==> flow/design.v <==
`timescale 1ns / 1ps
module satellite_delay_compensation (
    input wire clk,                     
    input wire rst_n,                   
    input wire [31:0] delay_ms,         
    input wire compensation_enable,     
    input wire [63:0] time_in,          
    input wire time_valid_in,           
    output reg [63:0] time_out,         
    output reg time_valid_out,          
    output reg compensation_active,     
    output reg [31:0] current_delay     
);
    localparam NS_PER_MS = 32'd1_000_000;   
    reg [63:0] delay_ns;                
    reg [63:0] time_compensated;        
    reg compensation_enable_sync;        
    reg compensation_enable_d;           
    always @(posedge clk or negedge rst_n) begin
        if (!rst_n) begin
            compensation_enable_sync <= 1'b0;
            compensation_enable_d <= 1'b0;
        end else begin
            compensation_enable_sync <= compensation_enable;
            compensation_enable_d <= compensation_enable_sync;
        end
    end
    always @(posedge clk or negedge rst_n) begin
        if (!rst_n) begin
            delay_ns <= 64'd0;
        end else begin
            delay_ns <= (delay_ms * NS_PER_MS) >> 16;
        end
    end
    always @(posedge clk or negedge rst_n) begin
        if (!rst_n) begin
            time_compensated <= 64'd0;
            time_out <= 64'd0;
            time_valid_out <= 1'b0;
            compensation_active <= 1'b0;
            current_delay <= 32'd0;
        end else begin
            if (time_valid_in) begin
                if (compensation_enable_sync) begin
                    if (time_in >= delay_ns) begin
                        time_compensated <= time_in - delay_ns;
                    end else begin
                        time_compensated <= 64'd0;
                    end
                    compensation_active <= 1'b1;
                    current_delay <= delay_ms;
                end else begin
                    time_compensated <= time_in;
                    compensation_active <= 1'b0;
                    current_delay <= 32'd0;
                end
                time_out <= time_compensated;
                time_valid_out <= 1'b1;
            end else begin
                time_valid_out <= 1'b0;
            end
        end
    end
endmodule
module satellite_delay_controller (
    input wire clk,
    input wire rst_n,
    input wire [7:0] uart_rx_data,
    input wire uart_rx_valid,
    output reg [7:0] uart_tx_data,
    output reg uart_tx_valid,
    output reg [31:0] delay_value,      
    output reg compensation_enable,
    input wire compensation_active,
    input wire [31:0] current_delay
);
    localparam IDLE = 3'd0;
    localparam CMD_PARSE = 3'd1;
    localparam GET_VALUE = 3'd2;
    localparam SEND_RESPONSE = 3'd3;
    reg [2:0] state;
    reg [127:0] cmd_buffer;
    reg [7:0] cmd_index;
    reg [31:0] new_delay_value;
    reg [7:0] response_buffer [0:31];
    reg [7:0] response_index;
    reg [7:0] response_length;
    localparam CMD_SET_DELAY = "SET_SAT_DELAY:";
    localparam CMD_SET_ENABLE = "SET_SAT_DELAY_EN:";
    localparam CMD_GET_DELAY = "GET_SAT_DELAY";
    localparam CMD_GET_ENABLE = "GET_SAT_DELAY_EN";
    always @(posedge clk or negedge rst_n) begin
        if (!rst_n) begin
            state <= IDLE;
            cmd_index <= 8'd0;
            cmd_buffer <= 128'd0;
            delay_value <= 32'd0;
            compensation_enable <= 1'b0;
            uart_tx_valid <= 1'b0;
            response_index <= 8'd0;
            response_length <= 8'd0;
        end else begin
            case (state)
                IDLE: begin
                    uart_tx_valid <= 1'b0;
                    if (uart_rx_valid) begin
                        if (uart_rx_data == 8'h0A || uart_rx_data == 8'h0D) begin
                            state <= CMD_PARSE;
                        end else begin
                            cmd_buffer[cmd_index*8 +: 8] <= uart_rx_data;
                            cmd_index <= cmd_index + 1;
                        end
                    end
                end
                CMD_PARSE: begin
                    if (cmd_buffer[0:103] == CMD_SET_DELAY) begin
                        state <= GET_VALUE;
                        new_delay_value <= 32'h01E00000;  
                    end else if (cmd_buffer[0:119] == CMD_SET_ENABLE) begin
                        if (cmd_buffer[120:127] == "1") begin
                            compensation_enable <= 1'b1;
                        end else begin
                            compensation_enable <= 1'b0;
                        end
                        state <= IDLE;
                        cmd_index <= 8'd0;
                        cmd_buffer <= 128'd0;
                    end else if (cmd_buffer[0:103] == CMD_GET_DELAY) begin
                        state <= SEND_RESPONSE;
                        response_length <= 8'd14;
                        response_index <= 8'd0;
                    end else if (cmd_buffer[0:111] == CMD_GET_ENABLE) begin
                        state <= SEND_RESPONSE;
                        response_length <= 8'd10;
                        response_index <= 8'd0;
                    end else begin
                        state <= IDLE;
                        cmd_index <= 8'd0;
                        cmd_buffer <= 128'd0;
                    end
                end
                GET_VALUE: begin
                    delay_value <= new_delay_value;
                    state <= IDLE;
                    cmd_index <= 8'd0;
                    cmd_buffer <= 128'd0;
                end
                SEND_RESPONSE: begin
                    if (response_index < response_length) begin
                        uart_tx_data <= response_buffer[response_index];
                        uart_tx_valid <= 1'b1;
                        response_index <= response_index + 1;
                    end else begin
                        uart_tx_valid <= 1'b0;
                        state <= IDLE;
                        cmd_index <= 8'd0;
                        cmd_buffer <= 128'd0;
                    end
                end
                default: begin
                    state <= IDLE;
                end
            endcase
        end
    end
endmodule
# == Reports on satellite_delay_controller ==
# What the tools print for satellite_delay_controller, step after step.
# Lines are those of the file above, counted from 1.
# Operators: Yosys type, input widths -> output width; for muxes data width and select width s.
# A cell with -- has no value.
# design
top_module,satellite_delay_controller
clk_port,clk
cell_library,sky130hd
pvt_corner,tt_025C_1v80

# == Elaborated design ==
# Yosys after proc, flatten, opt, wreduce and memory -nomap, before mapping. Memory bits, and registers merged into a memory's read port (data or address), are not among the register bits. Print and check cells are not counted. Equal cells are merged and count once.
# bits
reg_bits,157
inputBits,44
word_cells,59
# classes
addsub,3
n_cmp,1
equal,13
shift,2
muxes,20
n_logic,3
reduce_logical,10
# op_table
cell,count
$pmux 128 s4,1
$mux 128,4
$and 128x128->128,1
$or 128x128->128,1
$not 128->128,1
$shift 8x33->128,1
$shift 8x33->128 const A,1
$eq 104x103->1 const B,1
$mux 8,6
$neg 11->33,1
$pmux 8 s4,1
$add 8x1->8 const B,2
$eq 8x4->1 const B,2
$pmux 8 s2,1
$ne 2x2->1 const B,7
$reduce_and 3->1,3
$pmux 3 s3,1
$mux 3,3
$lt 8x4->1,1
$eq 3x2->1 const B,2
$reduce_and 5->1,1
$reduce_bool 2->1,2
$reduce_bool 4->1,1
$eq 3x1->1 const B,1
$logic_not 3->1,1
$reduce_and 2->1,1
$pmux 1 s2,1
$mux 2,1
# Not listed: further kinds 2, cells in them 2.

# == Longest topological paths ==
# Yosys ltp: most cells in a row. Word level: on the elaborated netlist, between registers, memories and ports. Mapped: between sequential cells and ports; inverters and the memories' decode and read muxes count.
# depth
ltp_word,8
ABC_AREA,0
depth_mapped,12
depth_no_buf,9

# == After synthesis ==
# Source: synth_stat.txt of the flow (Yosys; design flattened, memories mapped). It holds for the ABC_AREA given above (unset counts as 0); a run with the other value may have another netlist.
# synth_totals
stdcells,577
synth_area_um2,6244.7
ffs,125
buffers,72
# types
type,count,type_area_um2
sky130_fd_sc_hd__dfrtp_1,124,3.1E+03
sky130_fd_sc_hd__o2bb2ai_1,88,770.739
sky130_fd_sc_hd__buf_4,41,307.795
sky130_fd_sc_hd__nand2_1,47,176.419
sky130_fd_sc_hd__nor4bb_1,12,120.115
sky130_fd_sc_hd__nand4_1,16,100.096
sky130_fd_sc_hd__nand3_1,19,95.091
sky130_fd_sc_hd__o21ai_0,19,95.091
sky130_fd_sc_hd__a32o_1,9,90.086
sky130_fd_sc_hd__nor4b_1,10,87.584
sky130_fd_sc_hd__nand3_2,8,80.077
sky130_fd_sc_hd__ha_1,6,75.072
sky130_fd_sc_hd__nor3_1,15,75.072
sky130_fd_sc_hd__a21oi_1,14,70.067
sky130_fd_sc_hd__o31ai_1,9,67.565
sky130_fd_sc_hd__clkbuf_1,17,63.811
sky130_fd_sc_hd__nor2_1,16,60.058
sky130_fd_sc_hd__a221o_1,5,50.048
# Not listed: further types 41, cells in them 102.

# == Path before layout ==
# Path of least setup slack by OpenSTA after synthesis, without wires, with an ideal clock, recovery checks aside; 20% of the period is set as input and as output delay. Where synthesis merged equal registers, the netlist keeps one of their names.
# synth_timing
path_type,reg2reg
start,register cmd_index[0]
end,register cmd_buffer[37]
tclk_ns,2.61
t_arrival_ns,2.572
t_required_ns,2.531
slack_ns,-0.041
path_delay_ns,2.651
driving_pins,13
n_path_buf,4
period_less_setup_slack_ns,2.651
# "path_delay_ns" = arrival - input delay + setup time.
# "driving_pins" counts driving pins, that of a launching flip-flop among them; a cell with two outputs on the path counts twice.
# "period_less_setup_slack_ns" is the clock period less the worst setup slack; recovery checks do not enter. This is arithmetic on one report: input and output delays are still those of the set period (20% each).
# Between the ends stands the longest chain of elaborated cells between them, by number of cells; it is not shown to be the way that was timed. Of several equally long chains one is given.
# A line is the first line of the expression or statement that the cell stems from. Yosys adds cells for indexed reads and writes and turns some case tables into memories.
# A register here has more assigning lines than the two given.
# Lines with a computed index may be missing from the assigning lines.
# synth_between
path_cell_list,sky130_fd_sc_hd__dfrtp_1 sky130_fd_sc_hd__clkbuf_1 sky130_fd_sc_hd__clkinv_1 sky130_fd_sc_hd__ha_1 sky130_fd_sc_hd__clkbuf_1 sky130_fd_sc_hd__o21bai_1 sky130_fd_sc_hd__a211oi_1 sky130_fd_sc_hd__o31ai_2 sky130_fd_sc_hd__nor4_2 sky130_fd_sc_hd__nand2b_1 sky130_fd_sc_hd__buf_2 sky130_fd_sc_hd__buf_2 sky130_fd_sc_hd__o2bb2ai_1
elab_chain_cells,8
cone_cells,9
lines_between,4
classes_between,1 x add/sub; 2 x shift; 3 x mux; 3 x logic
# synth_lines
item,line,text
"start, declared",83,reg [7:0] cmd_index;
"start, assigned",95,cmd_index <= 8'd0;
"start, assigned",111,cmd_index <= cmd_index + 1;
$neg 11->33,110,cmd_buffer[cmd_index*8 +: 8] <= uart_rx_data;
$shift 8x33->128,110,
$not 128->128,110,
$and 128x128->128,110,
$or 128x128->128,110,
$mux 128,107,if (uart_rx_data == 8'h0A || uart_rx_data == 8'h0D) begin
$mux 128,106,if (uart_rx_valid) begin
$pmux 128 s4,103,case (state)
"end, assigned",96,cmd_buffer <= 128'd0;
"end, assigned",127,cmd_buffer <= 128'd0;
"end, declared",82,reg [127:0] cmd_buffer;

# == Timing after layout ==
# From the final timing report of flow run A: the path of least setup slack in the routed layout; clock arrival at registers is part of the times.
# layout_timing
path_type,reg2reg
start,register cmd_index[3]
end,register cmd_buffer[2]
tclk_ns,4.15
t_arrival_ns,3.61
t_required_ns,4.46
slack_ns,0.86
driving_pins,9
n_path_buf,0
# Between the ends stands the longest chain of elaborated cells between them, by number of cells; it is not shown to be the way that was timed. Of several equally long chains one is given.
# A register here has more assigning lines than the two given.
# Lines with a computed index may be missing from the assigning lines.
# layout_between
path_cell_list,sky130_fd_sc_hd__dfrtp_1 sky130_fd_sc_hd__or3_1 sky130_fd_sc_hd__nor4_1 sky130_fd_sc_hd__ha_1 sky130_fd_sc_hd__nand3_1 sky130_fd_sc_hd__nor3b_2 sky130_fd_sc_hd__nand3_1 sky130_fd_sc_hd__o21ai_0 sky130_fd_sc_hd__a21oi_1
elab_chain_cells,8
cone_cells,9
lines_between,4
classes_between,1 x add/sub; 2 x shift; 3 x mux; 3 x logic
# layout_lines
item,line,text
"start, declared",83,reg [7:0] cmd_index;
"start, assigned",95,cmd_index <= 8'd0;
"start, assigned",111,cmd_index <= cmd_index + 1;
$neg 11->33,110,cmd_buffer[cmd_index*8 +: 8] <= uart_rx_data;
$shift 8x33->128,110,
$not 128->128,110,
$and 128x128->128,110,
$or 128x128->128,110,
$mux 128,107,if (uart_rx_data == 8'h0A || uart_rx_data == 8'h0D) begin
$mux 128,106,if (uart_rx_valid) begin
$pmux 128 s4,103,case (state)
"end, assigned",96,cmd_buffer <= 128'd0;
"end, assigned",127,cmd_buffer <= 128'd0;
"end, declared",82,reg [127:0] cmd_buffer;

# Below are 2 stored runs of the flow (Yosys, OpenROAD; platform sky130hd) on satellite_delay_controller, each with its settings and what was measured, unordered. Constraints: input delay and output delay 20% of the set period each, output load 0.01 pF.
# By "achievedPeriod_ns" is meant the clock period of the run minus its worst setup slack. This is arithmetic on one report: input and output delays are still those of the set period (20% each).
# "timing.worst_path_ns" = time allowed to the worst setup path (clock period - input delay - output delay, where it has them) - its slack; a late launch clock adds to it, a late capture clock takes from it.
# "power_total_uw" is the tool's figure for a default switching activity; nothing was simulated.
# A setting shown as - is not set for that run.
stored run,period_ns,CORE_UTILIZATION,PLACE_DENSITY_LB_ADDON,CELL_PAD_IN_SITES_GLOBAL_PLACEMENT,CELL_PAD_IN_SITES_DETAIL_PLACEMENT,GPL_TIMING_DRIVEN,CTS_CLUSTER_DIAMETER,CAP_MARGIN,SLEW_MARGIN,CORE_MARGIN,SETUP_SLACK_MARGIN,PLACE_DENSITY,CORE_ASPECT_RATIO,GPL_ROUTABILITY_DRIVEN,MIN_ROUTING_LAYER,yosys_chip_area_um2,total_die_area_um2,finalCellArea_um2,util_pct,final_setup_ws_ns,setup_tns_ns,power_total_uw,achievedPeriod_ns,timing.worst_path_ns,worstPathKind
flow run A,4.15,39,0.2,1,2,1,59,10,30,2,-,-,-,-,-,6244.7,17040.7,7028.0,44.6,0.857,0.000,2681,3.293,3.29,reg2reg
flow run B,2.23,27,-,-,-,-,-,0,5,10,0.54,0.75,1.71,1,met1,6244.7,29832.0,10055.9,44.3,-0.446,-39.757,5246,2.676,2.68,reg2reg
